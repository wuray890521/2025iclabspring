==> flow/design.v <==
module CLK_1_MODULE (
    clk,
    rst_n,
    in_valid,
    seed_in,
    out_idle,
    out_valid,
    seed_out,
    clk1_handshake_flag1,
    clk1_handshake_flag2,
    clk1_handshake_flag3,
    clk1_handshake_flag4
);
input clk;
input rst_n;
input in_valid;
input [31:0] seed_in;
input out_idle;
output reg out_valid;
output reg [31:0] seed_out;
input clk1_handshake_flag1;
input clk1_handshake_flag2;
output clk1_handshake_flag3;
output clk1_handshake_flag4;
reg in_valid_d;
reg [31:0] seed_reg;
always @(posedge clk or negedge rst_n) begin
    if (!rst_n) begin
        in_valid_d <= 0;
    end
    else in_valid_d <= in_valid;
end
always @(posedge clk or negedge rst_n) begin
    if (!rst_n) begin
        seed_reg <= 0;
    end
    else if (in_valid && !in_valid_d) begin
        seed_reg <= seed_in;
    end
end
always @(posedge clk or negedge rst_n) begin
    if (!rst_n) begin
        seed_out <= 0;
    end
    else if (in_valid && out_idle) begin
        seed_out <= seed_in;
    end
    else seed_out <= seed_out;
end
always @(posedge clk or negedge rst_n) begin
    if (!rst_n) begin
        out_valid <= 0;
    end
    else if (in_valid) begin
        out_valid <= 1;
    end
    else out_valid <= 0;
end
endmodule
module CLK_2_MODULE (
    clk,
    rst_n,
    in_valid,
    fifo_full,
    seed,
    out_valid,
    rand_num,
    busy,
    handshake_clk2_flag1,
    handshake_clk2_flag2,
    handshake_clk2_flag3,
    handshake_clk2_flag4,
    clk2_fifo_flag1,
    clk2_fifo_flag2,
    clk2_fifo_flag3,
    clk2_fifo_flag4
);
input clk;
input rst_n;
input in_valid;
input fifo_full;
input [31:0] seed;
output reg out_valid;
output reg [31:0] rand_num;
output reg busy;
input handshake_clk2_flag1;
input handshake_clk2_flag2;
output handshake_clk2_flag3;
output handshake_clk2_flag4;
input clk2_fifo_flag1;
input clk2_fifo_flag2;
output clk2_fifo_flag3;
output clk2_fifo_flag4;
reg  [31:0] result_seed ;
reg flag_c2 ;
reg [8:0] counter_flag;
reg[1:0] c_s, n_s;
parameter S0_IDLE = 2'd0;
parameter S1_IN   = 2'd1;
parameter S2_OUT  = 2'd2;
always @(posedge clk or negedge rst_n)begin
    if (!rst_n)
        c_s <= S0_IDLE;
    else
        c_s <= n_s;
end
always @(*)begin
      case (c_s)
          S0_IDLE:
            begin
                if (in_valid)
                    n_s = S1_IN;
                else
                    n_s = S0_IDLE;
            end
          S1_IN:
            begin
                if (flag_c2)
                    n_s = S2_OUT;
                else
                    n_s = S1_IN;
            end
          S2_OUT:
            begin
                if (counter_flag == 256)
                    n_s = S0_IDLE;
                else
                    n_s = S2_OUT;
            end
          default:
              n_s = S0_IDLE;
      endcase
end
always @(*) busy = flag_c2;
always @(*) rand_num = 
    (result_seed ^ (result_seed << 13) ^ ((result_seed ^ (result_seed << 13)) >> 17)) ^ 
    ((result_seed ^ (result_seed << 13) ^ ((result_seed ^ (result_seed << 13)) >> 17)) << 5);
always @(*)out_valid = (flag_c2 && !fifo_full) ? 1 : 0 ;
always @(posedge clk or negedge rst_n) begin
    if (!rst_n) counter_flag <= 0;
    else if (counter_flag == 256) counter_flag <= 0;
    else if (out_valid) counter_flag <= counter_flag + 1;
    else counter_flag <= counter_flag;
end
always @ (posedge clk or negedge rst_n) begin 
	if (!rst_n) flag_c2 <= 0 ; 
    else if (in_valid) flag_c2 <= 1 ;
    else if (counter_flag[8]) flag_c2 <= 0;
    else flag_c2 <= flag_c2;
end
always @ (posedge clk or negedge rst_n) begin 
	if (!rst_n) result_seed <= 0 ;
    else if (c_s == S0_IDLE && n_s == S1_IN && in_valid) result_seed <= seed ;
    else if (n_s == S2_OUT && !fifo_full) result_seed <= rand_num ;
    else result_seed <= result_seed ;
end
endmodule
module CLK_3_MODULE (
    clk,
    rst_n,
    fifo_empty,
    fifo_rdata,
    fifo_rinc,
    out_valid,
    rand_num,
    fifo_clk3_flag1,
    fifo_clk3_flag2,
    fifo_clk3_flag3,
    fifo_clk3_flag4
);
input clk;
input rst_n;
input fifo_empty;
input [31:0] fifo_rdata;
output reg fifo_rinc;
output reg out_valid;
output reg [31:0] rand_num;
input fifo_clk3_flag1;
input fifo_clk3_flag2;
input fifo_clk3_flag3;
output fifo_clk3_flag4;
reg [8:0] counter_c3 ;
reg c_s, n_s;
parameter S0_IDLE = 0;
parameter S1_OUT = 1;
always @(posedge clk or negedge rst_n)begin
    if (!rst_n)
        c_s <= S0_IDLE;
    else
        c_s <= n_s;
end
always @(*)begin
      case (c_s)
          S0_IDLE:
            begin
                if (fifo_clk3_flag3)
                    n_s = S1_OUT;
                else
                    n_s = S0_IDLE;
            end
          S1_OUT:
            begin
                if (!fifo_clk3_flag3)
                    n_s = S0_IDLE;
                else
                    n_s = S1_OUT;
            end
          default:
              n_s = S0_IDLE;
      endcase
end
always @(*) begin
    fifo_rinc = !fifo_empty;
end
always @ (posedge clk or negedge rst_n) begin 
	if (!rst_n) counter_c3 <= 0 ; 
    else if (n_s == S1_OUT && !counter_c3[8]) counter_c3 <= counter_c3 + 1 ;
    else counter_c3 <= 0 ;
end
always @ (posedge clk or negedge rst_n) begin 
	if (!rst_n) out_valid <= 0 ; 
    else if (n_s == S1_OUT && !counter_c3[8]) out_valid <= 1 ;
    else out_valid <= 0 ;
end
always @ (posedge clk or negedge rst_n) begin 
	if (!rst_n) rand_num <= 0 ; 
    else if (n_s == S1_OUT && !counter_c3[8]) rand_num <= fifo_rdata ;
    else rand_num <= 0 ;
end
endmodule
Step by step through the tools: CLK_1_MODULE
The steps from the RTL of CLK_1_MODULE to its reports follow in flow order.
Line numbers count from 1 in the design file above.
Operators carry their Yosys type and port widths (W data, S select, Z words).
Library cell names are shortened.
Not given: --
- top: CLK_1_MODULE
- clock: clk
- cell library: sky130hd
- corner: tt_025C_1v80

Elaborated design
Counts by Yosys on the flattened word-level netlist (proc, flatten, opt, wreduce; memories kept). Register bits leave out memories and registers merged into their read ports (data or address); mux counts leave out enables and synchronous resets folded into registers. Print and check cells are left out. Cells with the same type and inputs are merged into one.
- output and inout bits at 35
- noted register bits after elaboration: 33
- bits of input ports: 38
- word-level cells: 4
- reduce/logical cells: 1
- muxes and demuxes at 1
- operators with widths (operator ; count):
    $logic_and A1 B1 Y1 ; 1
    $mux W1 ; 1

Depth
Depth = most cells in a row (Yosys ltp): at word level without a register or memory, in the mapped netlist without a sequential cell, where the memories' decode and read muxes count.
- depth in word-level cells: 1
- ABC_AREA at 0
- noted depth in mapped cells: 3
- noted mapped depth without buffers: 2

Synthesis result
Yosys stat after the flow's synthesis: flattened, memories mapped to cells. It holds for the ABC_AREA given above (unset counts as 0); a run with the other value may have another netlist.
The area totals of this step are shown rounded.
- cells by type (type ; count ; total area (um2)):
    dfrtp_1 ; 33 ; 825.792
    mux2_4 ; 30 ; 450.432
    buf_12 ; 3 ; 60.058
    mux2_2 ; 2 ; 22.522
    buf_4 ; 2 ; 15.014
    nand2_4 ; 1 ; 11.261
    conb_1 ; 1 ; 3.754
- noted buffers: 5
- mapped flip-flops at 33
- sequential area: 830 um2
- cell area after synthesis: 1400 um2
- cells in the netlist: 72

Timing after synthesis
Path of least setup slack by OpenSTA after synthesis, without wires, with an ideal clock, recovery checks aside; 20% of the period is set as input and as output delay. Where synthesis merged equal registers, the netlist keeps one of their names.
- kind: input port to flip-flop
- start point: input port in_valid
- end point: register seed_out[0]
- noted path buffers: 1
- external input delay at 0.232 ns
- arrival time: 0.772 ns
- noted period: 1.16 ns
- setup time: 0.125 ns
- path slack at 0.263 ns
- noted time at the first pin: 0.232 ns
- noted path delay: 0.665 ns
- required time at 1.035 ns
- noted stages: 3
- period reached after synthesis: 0.897 ns
"path delay" is the arrival time less input delay plus setup time.
"stages": output pins that drive a net of the path, with the launching flip-flop's if there is one; two outputs of one cell count as two.
"period reached after synthesis" = period - worst setup slack (recovery checks aside). The figure is calculated, with input and output delays left at 20% of the set period.
Between the ends stands the longest chain of elaborated cells between them, by number of cells; it is not shown to be the way that was timed. Of several equally long chains one is given.
Each line given opens the expression or statement behind the cell; cells for indexed reads and writes are added by Yosys, which also makes memories of some case tables.
A register here has more assigning lines than the two given.
- cells stage by stage: nand2_4 > buf_12 > mux2_4
- length of the longest elaborated chain at 1
- elaborated cells on any way between the ends at 1
- noted RTL lines with such cells: 1
- classes of those cells: reduce/logical: 1
- ends and longest elaborated chain, post-synthesis (what ; RTL line ; source):
    start, declared ; 16 ; input in_valid;
    $logic_and A1 B1 Y1 ; 45 ; else if (in_valid && out_idle) begin
    end, assigned ; 46 ; seed_out <= seed_in;
    end, assigned ; 48 ; else seed_out <= seed_out;
    end, declared ; 20 ; output reg [31:0] seed_out;

Top module CLK_1_MODULE; platform sky130hd; tools Yosys and OpenROAD; 2 stored runs in no particular order. Input and output delays are each 20% of the period that was set; the output load is 0.01 pF.

Stored run 1

==> flow/run.sh <==
#!/bin/bash
# the make line also repeats the synthesis and layout settings of config.mk as NAME=value (left out here)
make -C /OpenROAD-flow-scripts/flow DESIGN_CONFIG=/design/flow/config.mk WORK_HOME=/design/flow/orfs CLKGATE_MAP_FILE= finish
==> flow/config.mk <==
export PLATFORM = sky130hd
export DESIGN_NAME = CLK_1_MODULE
export DESIGN_NICKNAME = CLK_1_MODULE
export VERILOG_FILES = /design/flow/design.v
export SDC_FILE = /design/flow/constraint.sdc
export NUM_CORES = 4
export LEC_CHECK = 0
export CAP_MARGIN = 20
export CELL_PAD_IN_SITES_DETAIL_PLACEMENT = 0
export CELL_PAD_IN_SITES_GLOBAL_PLACEMENT = 3
export CORE_ASPECT_RATIO = 1.75
export CORE_MARGIN = 2
export CORE_UTILIZATION = 66
export CTS_CLUSTER_DIAMETER = 203
export GPL_ROUTABILITY_DRIVEN = 1
export MAX_ROUTING_LAYER = met4
export PLACE_DENSITY_LB_ADDON = 0.27
export SLEW_MARGIN = 0
==> flow/constraint.sdc <==
create_clock -name core_clock -period 1.33 [get_ports {clk}]
set_input_delay 0.2660 -clock core_clock [delete_from_list [all_inputs] [get_ports {clk}]]
set_output_delay 0.2660 -clock core_clock [all_outputs]
set_load 0.01 [all_outputs]

Stored run 1: stopped before the end: placement reported FLW-0024.

Stored run 2

==> flow/run.sh <==
#!/bin/bash
# the make line also repeats the synthesis and layout settings of config.mk as NAME=value (left out here)
make -C /OpenROAD-flow-scripts/flow DESIGN_CONFIG=/design/flow/config.mk WORK_HOME=/design/flow/orfs CLKGATE_MAP_FILE= finish
==> flow/config.mk <==
export PLATFORM = sky130hd
export DESIGN_NAME = CLK_1_MODULE
export DESIGN_NICKNAME = CLK_1_MODULE
export VERILOG_FILES = /design/flow/design.v
export SDC_FILE = /design/flow/constraint.sdc
export NUM_CORES = 4
export LEC_CHECK = 0
export CAP_MARGIN = 20
export CELL_PAD_IN_SITES_GLOBAL_PLACEMENT = 1
export CORE_MARGIN = 9
export CORE_UTILIZATION = 58
export CTS_CLUSTER_SIZE = 79
export GPL_ROUTABILITY_DRIVEN = 0
export GPL_TIMING_DRIVEN = 0
export HOLD_SLACK_MARGIN = 0.05
export MAX_ROUTING_LAYER = met5
export PLACE_DENSITY_LB_ADDON = 0.22
export SLEW_MARGIN = 20
==> flow/constraint.sdc <==
create_clock -name core_clock -period 0.636 [get_ports {clk}]
set_input_delay 0.1272 -clock core_clock [delete_from_list [all_inputs] [get_ports {clk}]]
set_output_delay 0.1272 -clock core_clock [all_outputs]
set_load 0.01 [all_outputs]

Stored run 2: stopped before the end: placement reported FLW-0024.
